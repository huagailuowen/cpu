==> flow/design.v <==
module LSB(
    input wire clk_in,   
    input wire rst_in,   
    input wire rdy_in,   
    input wire rob_clear,   
    input wire [5-1:0] rob_head_id,   
    output wire lsb_full,   
    input wire inst_input,   
    input wire [4-1:0] lsb_type,   
    input wire [31:0] lsb_r1_val,   
    input wire [31:0] lsb_r2_val,   
    input wire lsb_r1_has_dep,   
    input wire lsb_r2_has_dep,   
    input wire [5-1:0] lsb_r1_dep,   
    input wire [5-1:0] lsb_r2_dep,   
    input wire [31:0] lsb_imm,   
    input wire [5-1:0] lsb_rob_id_in,  
    output wire lsb_fi,
    output wire [31:0] lsb_value,
    output wire [5-1:0] lsb_rob_id,
    input wire rs_fi,
    input wire [31:0] rs_value,
    input wire [5-1:0] rs_rob_id,
    output wire need_data,  
    output wire is_write,  
    output wire [31:0] data_addr,
    output wire [31:0] data_in,  
    output wire [2:0] work_type,
    input wire data_handle,  
    input wire data_ready,  
    input wire [31:0] data_out  
);
    reg [31:0] r1_val[0:8-1];
    reg [31:0] r2_val[0:8-1];
    reg r1_has_dep[0:8-1];
    reg r2_has_dep[0:8-1];
    reg [5-1:0] r1_dep[0:8-1];
    reg [5-1:0] r2_dep[0:8-1];
    reg [5-1:0] rob_id[0:8-1];
    reg [4-1:0] type[0:8-1];
    reg [31:0] imm[0:8-1];
    reg finished[0:8-1];
    reg [3-1:0] head, tail;
    localparam LSB_SIZE_MAX = 6'b001000;
    localparam Nready = 2'b00;
    localparam Executing = 2'b10;
    localparam Finished = 2'b11;
    assign is_write = type[head][3];
    assign data_addr = r1_val[head] + imm[head];
    assign data_in = r2_val[head];
    assign work_type = type[head][2:0];
    wire need_confirm = is_write || data_addr[17:16] == 2'b11;
    reg [5:0] lsb_size;
    wire ready[0:8-1];
    reg [1:0] state[0:8-1];
    assign need_data = !rob_clear && lsb_size > 0 && ready[head] && !(need_confirm && rob_head_id != rob_id[head]) && state[head] == Nready;
    wire is_pop = lsb_size > 0 && (is_write && data_handle || !is_write && data_ready);
    assign lsb_fi = !rob_clear && is_pop;
    assign lsb_value = data_out;
    assign lsb_rob_id = rob_id[head];
    assign lsb_full = (lsb_size == LSB_SIZE_MAX) || (lsb_size + 1 == LSB_SIZE_MAX && inst_input && !finished[head]);
    wire tmp_lsb_r1_has_dep = (rs_fi && lsb_r1_has_dep && rs_rob_id == lsb_r1_dep) ? 0 : ((lsb_fi && lsb_r1_has_dep && lsb_rob_id == lsb_r1_dep) ? 0 : lsb_r1_has_dep);
    wire [31:0] tmp_lsb_r1_val = (rs_fi && lsb_r1_has_dep && rs_rob_id == lsb_r1_dep) ? rs_value : ((lsb_fi && lsb_r1_has_dep && lsb_rob_id == lsb_r1_dep) ? lsb_value : lsb_r1_val);
    wire tmp_lsb_r2_has_dep = (rs_fi && lsb_r2_has_dep && rs_rob_id == lsb_r2_dep) ? 0 : ((lsb_fi && lsb_r2_has_dep && lsb_rob_id == lsb_r2_dep) ? 0 : lsb_r2_has_dep);
    wire [31:0] tmp_lsb_r2_val = (rs_fi && lsb_r2_has_dep && rs_rob_id == lsb_r2_dep) ? rs_value : ((lsb_fi && lsb_r2_has_dep && lsb_rob_id == lsb_r2_dep) ? lsb_value : lsb_r2_val);    
    genvar gi;
    generate
        for(gi = 0; gi < 8; gi = gi + 1) begin
            assign ready[gi] = !r1_has_dep[gi] && !r2_has_dep[gi];
        end 
    endgenerate
integer i;
always @(posedge clk_in or posedge rst_in) 
begin
    if (rst_in) begin
        for(i = 0; i < 8; i = i + 1) begin
            state[i] <= Nready;
            r1_val[i] <= 32'b0;
            r2_val[i] <= 32'b0;
            r1_has_dep[i] <= 1'b0;
            r2_has_dep[i] <= 1'b0;
            r1_dep[i] <= 5'b0;
            r2_dep[i] <= 5'b0;
            type[i] <= 4'b0;
            imm[i] <= 32'b0;
            rob_id[i] <= 5'b0;
        end
        head <= 0;
        tail <= 0;
        lsb_size <= 0;
    end
    else if (rdy_in) 
    begin
        if(rob_clear) begin
            head <= 0;
            tail <= 0;
            lsb_size <= 0;
        end 
        else begin
            lsb_size <= lsb_size + inst_input - is_pop;
            if(inst_input) begin
                state[tail] <= Nready;
                r1_val[tail] <= tmp_lsb_r1_val;
                r2_val[tail] <= tmp_lsb_r2_val;
                r1_has_dep[tail] <= tmp_lsb_r1_has_dep;
                r2_has_dep[tail] <= tmp_lsb_r2_has_dep;
                r1_dep[tail] <= lsb_r1_dep;
                r2_dep[tail] <= lsb_r2_dep;
                type[tail] <= lsb_type;
                imm[tail] <= lsb_imm;
                rob_id[tail] <= lsb_rob_id_in;
                tail <= tail + 1;
            end
            for(i = 0; i < 8; i = i + 1) begin
                if(lsb_fi && r1_has_dep[i] && lsb_rob_id == r1_dep[i]) begin
                    r1_val[i] <= lsb_value;
                    r1_has_dep[i] <= 0;
                end
                if(lsb_fi && r2_has_dep[i] && lsb_rob_id == r2_dep[i]) begin
                    r2_val[i] <= lsb_value;
                    r2_has_dep[i] <= 0;
                end
                if(rs_fi && r1_has_dep[i] && rs_rob_id == r1_dep[i]) begin
                    r1_val[i] <= rs_value;
                    r1_has_dep[i] <= 0;
                end
                if(rs_fi && r2_has_dep[i] && rs_rob_id == r2_dep[i]) begin
                    r2_val[i] <= rs_value;
                    r2_has_dep[i] <= 0;
                end
            end
            if(is_pop) begin
                head <= head + 1;
            end
            if(need_data) begin
                if(!is_write && data_handle) begin
                    state[head] <= Executing;
                end
            end 
        end
    end
end
endmodule
[From RTL to reports: LSB]
What the tools print for LSB, step after step.
Lines are those of the file above, counted from 1.
Not given: --
Set-up
  top module: LSB
  clock port: clk_in
  standard-cell library: sky130hd
  timing corner: tt_025C_1v80

[Word level]
Source: Yosys, flattened and elaborated. Widths are those after wreduce. Registers that Yosys merges into a memory's read port (data or address) are not register bits. Print and check cells do not count. Equal cells are merged and count once.
Cells by class
  $add $sub $neg: 6
  $lt $le $gt $ge: 1
  equality and inequality tests: 54
  multiplexer cells: 188
  bitwise gates (word level): 1
  reduce/logical cells: 179
Operators by type and width (count)
  32-bit two-way mux: 68
  32-bit parallel mux with 8-bit select: 3
  5-bit equality test: 36
  3-bit nonzero test: 32
  4-bit AND reduction: 24
  1-bit logical AND: 92
  2-bit two-way mux: 40
  1-bit two-way mux: 68
  5-bit parallel mux with 8-bit select: 1
  32-bit adder: 1
  4-bit parallel mux with 8-bit select: 1
  3-bit equality test (second input constant): 8
  1-bit zero test: 19
  2-bit parallel mux with 8-bit select: 1
  3-bit by 2-bit equality test with 1-bit output (second input constant): 4
  3-bit two-way mux: 4
  1-bit parallel mux with 8-bit select: 1
  6-bit by 1-bit adder with 7-bit output (second input constant): 1
  7-bit by 4-bit equality test with 1-bit output (second input constant): 1
  2-bit AND reduction: 3
  3-bit by 1-bit adder with 3-bit output (second input constant): 2
  3-bit by 1-bit equality test with 1-bit output (second input constant): 2
  3-bit zero test: 2
  6-bit by 1-bit adder with 6-bit output: 1
  6-bit by 1-bit subtractor with 6-bit output: 1
  6-bit by 1-bit greater-than comparator with 1-bit output (second input constant): 1
  6-bit by 4-bit equality test with 1-bit output (second input constant): 1
  6-bit two-way mux: 1
Other operator kinds: 7; their cells: 10.
Word-level totals
  register bits after elaboration: 964
  output and inout bits: 108
  cells after elaboration: 512

[Depth]
Yosys ltp: most cells in a row. Word level: on the elaborated netlist, between registers, memories and ports. Mapped: between sequential cells and ports; inverters and the memories' decode and read muxes count.
Depth
  depth in word-level cells: 15
  ABC_AREA: 0
  mapped depth: 24
  mapped depth without buffers: 17

[Synthesis result]
The flow's flattened synthesis, as Yosys stat reports it; memories are mapped. The netlist is that of the ABC_AREA named above (0 if unset); the other value can give another one.
Mapped netlist
  cell count: 6198
  mapped area: 54289.6 sq um
  sequential area: 24123.1 sq um
  flip-flops: 964
  buffer cells: 704
Cell types
  sky130_fd_sc_hd__dfrtp_1: count 964, area in all 2.41E+04 sq um
  sky130_fd_sc_hd__nand2_1: count 1832, area in all 6.88E+03 sq um
  sky130_fd_sc_hd__a22oi_1: count 295, area in all 2.21E+03 sq um
  sky130_fd_sc_hd__mux2_2: count 187, area in all 2105.77 sq um
  sky130_fd_sc_hd__o211ai_1: count 252, area in all 1.89E+03 sq um
  sky130_fd_sc_hd__clkbuf_1: count 479, area in all 1.8E+03 sq um
  sky130_fd_sc_hd__a21oi_1: count 284, area in all 1.42E+03 sq um
  sky130_fd_sc_hd__a22o_1: count 134, area in all 1.17E+03 sq um
  sky130_fd_sc_hd__a222oi_1: count 105, area in all 1.05E+03 sq um
  sky130_fd_sc_hd__xnor2_1: count 120, area in all 1.05E+03 sq um
  sky130_fd_sc_hd__a221o_1: count 88, area in all 880.845 sq um
  sky130_fd_sc_hd__xor2_1: count 94, area in all 823.29 sq um
  sky130_fd_sc_hd__a41oi_1: count 81, area in all 709.43 sq um
  sky130_fd_sc_hd__o221ai_1: count 76, area in all 665.638 sq um
  sky130_fd_sc_hd__ha_1: count 53, area in all 663.136 sq um
  sky130_fd_sc_hd__nand3_1: count 132, area in all 660.634 sq um
  sky130_fd_sc_hd__nor2_1: count 176, area in all 660.634 sq um
  sky130_fd_sc_hd__mux2i_1: count 63, area in all 630.605 sq um
Not listed: further types 56, cells in them 783.

[Worst setup path after synthesis]
OpenSTA on the mapped netlist: ideal clock, no wires. The path of least setup slack (recovery checks aside). Input and output delay are each 20% of the period. Register names are those of the netlist, which keeps one name where synthesis merged equal registers.
Timing after synthesis
  path kind: register to output
  from: register head[2]
  to: output port need_data
  clock period: 11.0 ns
  time at the first pin: 0.000 ns
  arrival time: 5.587 ns
  data required time: 8.800 ns
  path slack: 3.213 ns
  path delay: 5.587 ns
  stages on the path: 24
  buffers on the path: 6
  period reached after synthesis: 7.787 ns
"path delay" = arrival - input delay + setup time.
A path that ends at an output port has no setup time.
"stages on the path": output pins that drive a net of the path, with the launching flip-flop's if there is one; two outputs of one cell count as two.
"period reached after synthesis" is the clock period less the worst setup slack; recovery checks do not enter. This is arithmetic on one report: input and output delays are still those of the set period (20% each).
Between the ends stands the longest chain of elaborated cells between them, by number of cells; it is not shown to be the way that was timed. Of several equally long chains one is given.
A line is the first line of the expression or statement that the cell stems from. Yosys adds cells for indexed reads and writes and turns some case tables into memories.
A register here has more assigning lines than the two given.
On the way, after synthesis
  cell sequence: sky130_fd_sc_hd__dfrtp_1 sky130_fd_sc_hd__buf_1 sky130_fd_sc_hd__clkbuf_1 sky130_fd_sc_hd__inv_1 sky130_fd_sc_hd__ha_1 sky130_fd_sc_hd__or4_1 sky130_fd_sc_hd__buf_2 sky130_fd_sc_hd__or2_0 sky130_fd_sc_hd__buf_2 sky130_fd_sc_hd__buf_2 sky130_fd_sc_hd__clkbuf_1 sky130_fd_sc_hd__nor2_1 sky130_fd_sc_hd__a41oi_1 sky130_fd_sc_hd__ha_1 sky130_fd_sc_hd__fa_1 sky130_fd_sc_hd__a211oi_1 sky130_fd_sc_hd__o21ai_0 sky130_fd_sc_hd__a221oi_1 sky130_fd_sc_hd__o21ai_0 sky130_fd_sc_hd__a21o_1 sky130_fd_sc_hd__a21oi_1 sky130_fd_sc_hd__xnor2_1 sky130_fd_sc_hd__a21oi_1 sky130_fd_sc_hd__o21a_1
  cells in the longest elaborated chain: 9
  elaborated cells between the ends (all ways): 24
  those cells by class: add/sub (1); eq/ne (9); mux (6); reduce/logical (8)
Ends and longest elaborated chain, after synthesis
  start, declared: line 43  | reg [3-1:0] head, tail;
  start, assigned: line 88  | head <= 0;
  start, assigned: line 133  | head <= head + 1;
  3-bit equality test: line 49  | assign data_addr = r1_val[head] + imm[head];
  32-bit parallel mux with 8-bit select: line 49
  32-bit adder: line 49
  2-bit equality test: line 52  | wire need_confirm = is_write || data_addr[17:16] == 2'b11;
  1-bit logical OR: line 52
  1-bit logical AND: line 56  | assign need_data = !rob_clear && lsb_size > 0 && ready[head] && !(need_confirm && rob_head_id != rob_id[head]) ...
  1-bit zero test: line 56
  1-bit logical AND (2 in a row): line 56
  end, declared: line 24  | output wire need_data,

[Worst path after layout]
From the final timing report of stored run 1: the path of least setup slack in the routed layout; clock arrival at registers is part of the times.
Timing post-layout
  path kind: register to output
  from: register head[0]
  to: output port data_addr[31]
  clock period: 10.2 ns
  time at the first pin: 0.71 ns
  arrival time: 7.69 ns
  data required time: 8.16 ns
  path slack: 0.47 ns
  stages on the path: 18
  buffers on the path: 2
Between the ends stands the longest chain of elaborated cells between them, by number of cells; it is not shown to be the way that was timed. Of several equally long chains one is given.
A register here has more assigning lines than the two given.
On the way, post-layout
  cell sequence: sky130_fd_sc_hd__dfrtp_1 sky130_fd_sc_hd__ha_1 sky130_fd_sc_hd__ha_1 sky130_fd_sc_hd__or4_1 sky130_fd_sc_hd__or2_4 sky130_fd_sc_hd__buf_4 sky130_fd_sc_hd__a41oi_1 sky130_fd_sc_hd__ha_1 sky130_fd_sc_hd__a21oi_1 sky130_fd_sc_hd__nor2_1 sky130_fd_sc_hd__a211oi_1 sky130_fd_sc_hd__nand4b_1 sky130_fd_sc_hd__o2bb2ai_1 sky130_fd_sc_hd__a21o_1 sky130_fd_sc_hd__a211oi_1 sky130_fd_sc_hd__a21oi_1 sky130_fd_sc_hd__xnor2_1 sky130_fd_sc_hd__clkdlybuf4s50_1
  cells in the longest elaborated chain: 3
  elaborated cells between the ends (all ways): 11
  those cells by class: add/sub (1); eq/ne (7); mux (2); reduce/logical (1)
Ends and longest elaborated chain, post-layout
  start, declared: line 43  | reg [3-1:0] head, tail;
  start, assigned: line 88  | head <= 0;
  start, assigned: line 133  | head <= head + 1;
  3-bit equality test: line 49  | assign data_addr = r1_val[head] + imm[head];
  32-bit parallel mux with 8-bit select: line 49
  32-bit adder: line 49
  end, declared: line 26  | output wire [31:0] data_addr,

Subject: LSB on sky130hd, stored results

Hello all,

2 stored runs of LSB in the flow (synthesis by Yosys, layout by OpenROAD, sky130hd cells), in arbitrary order. Constraints: input delay and output delay 20% of the set period each, output load 0.01 pF.
"achieved clock period (ns)" = clock period - worst setup slack. The figure is calculated, with input and output delays left at 20% of the set period.
"worst setup path time (ns)": the worst setup path's part of the clock period (all of it between registers, 20% less for each end at a port) less its slack. A launch clock that arrives late makes it longer, a capture clock that arrives late makes it shorter.
"finish__power__total" rests on the timing tool's default activity at the inputs, not on a simulated workload.

Flow files of stored run 1
==> flow/run.sh <==
#!/bin/bash
# the make line also repeats the synthesis and layout settings of config.mk as NAME=value (left out here)
make -C /OpenROAD-flow-scripts/flow DESIGN_CONFIG=/design/flow/config.mk WORK_HOME=/design/flow/orfs CLKGATE_MAP_FILE= finish
==> flow/config.mk <==
export PLATFORM = sky130hd
export DESIGN_NAME = LSB
export DESIGN_NICKNAME = LSB
export VERILOG_FILES = /design/flow/design.v
export SDC_FILE = /design/flow/constraint.sdc
export NUM_CORES = 4
export LEC_CHECK = 0
export CAP_MARGIN = 30
export CORE_ASPECT_RATIO = 1.47
export CORE_MARGIN = 4
export CORE_UTILIZATION = 43
export CTS_CLUSTER_DIAMETER = 327
export CTS_CLUSTER_SIZE = 49
export GPL_ROUTABILITY_DRIVEN = 1
export MAX_ROUTING_LAYER = met4
export MIN_ROUTING_LAYER = met1
export PLACE_DENSITY_LB_ADDON = 0.29
export SLEW_MARGIN = 20
export TNS_END_PERCENT = 35
==> flow/constraint.sdc <==
create_clock -name core_clock -period 10.2 [get_ports {clk_in}]
set_input_delay 2.0400 -clock core_clock [delete_from_list [all_inputs] [get_ports {clk_in}]]
set_output_delay 2.0400 -clock core_clock [all_outputs]
set_load 0.01 [all_outputs]

report of stored run 1
yosys chip area after synthesis (um^2): 54289.6
finish__design__die__area: 132109.0
finish__design__instance__area__stdcell: 59335.7
finish__timing__setup__ws: 0.474
finish__timing__setup__tns: 0.000
finish__power__total: 1.542e-02
achieved clock period (ns): 9.726
worst setup path time (ns): 7.69
worst setup path kind: register to output

Flow files of stored run 2
==> flow/run.sh <==
#!/bin/bash
# the make line also repeats the synthesis and layout settings of config.mk as NAME=value (left out here)
make -C /OpenROAD-flow-scripts/flow DESIGN_CONFIG=/design/flow/config.mk WORK_HOME=/design/flow/orfs CLKGATE_MAP_FILE= finish
==> flow/config.mk <==
export PLATFORM = sky130hd
export DESIGN_NAME = LSB
export DESIGN_NICKNAME = LSB
export VERILOG_FILES = /design/flow/design.v
export SDC_FILE = /design/flow/constraint.sdc
export NUM_CORES = 4
export LEC_CHECK = 0
export ABC_AREA = 1
export CAP_MARGIN = 20
export CELL_PAD_IN_SITES_GLOBAL_PLACEMENT = 2
export CORE_ASPECT_RATIO = 1.62
export CORE_MARGIN = 2
export CORE_UTILIZATION = 29
export CTS_CLUSTER_DIAMETER = 236
export CTS_CLUSTER_SIZE = 35
export GPL_ROUTABILITY_DRIVEN = 1
export PLACE_DENSITY_LB_ADDON = 0.08
export SETUP_SLACK_MARGIN = 2.55
export SLEW_MARGIN = 20
export TNS_END_PERCENT = 10
==> flow/constraint.sdc <==
create_clock -name core_clock -period 12.3 [get_ports {clk_in}]
set_input_delay 2.4600 -clock core_clock [delete_from_list [all_inputs] [get_ports {clk_in}]]
set_output_delay 2.4600 -clock core_clock [all_outputs]
set_load 0.01 [all_outputs]

report of stored run 2
yosys chip area after synthesis (um^2): 60229.0
finish__design__die__area: 211453.0
finish__design__instance__area__stdcell: 66306.1
finish__timing__setup__ws: 2.738
finish__timing__setup__tns: 0.000
finish__power__total: 1.607e-02
achieved clock period (ns): 9.562
worst setup path time (ns): 7.10
worst setup path kind: register to output

Thanks
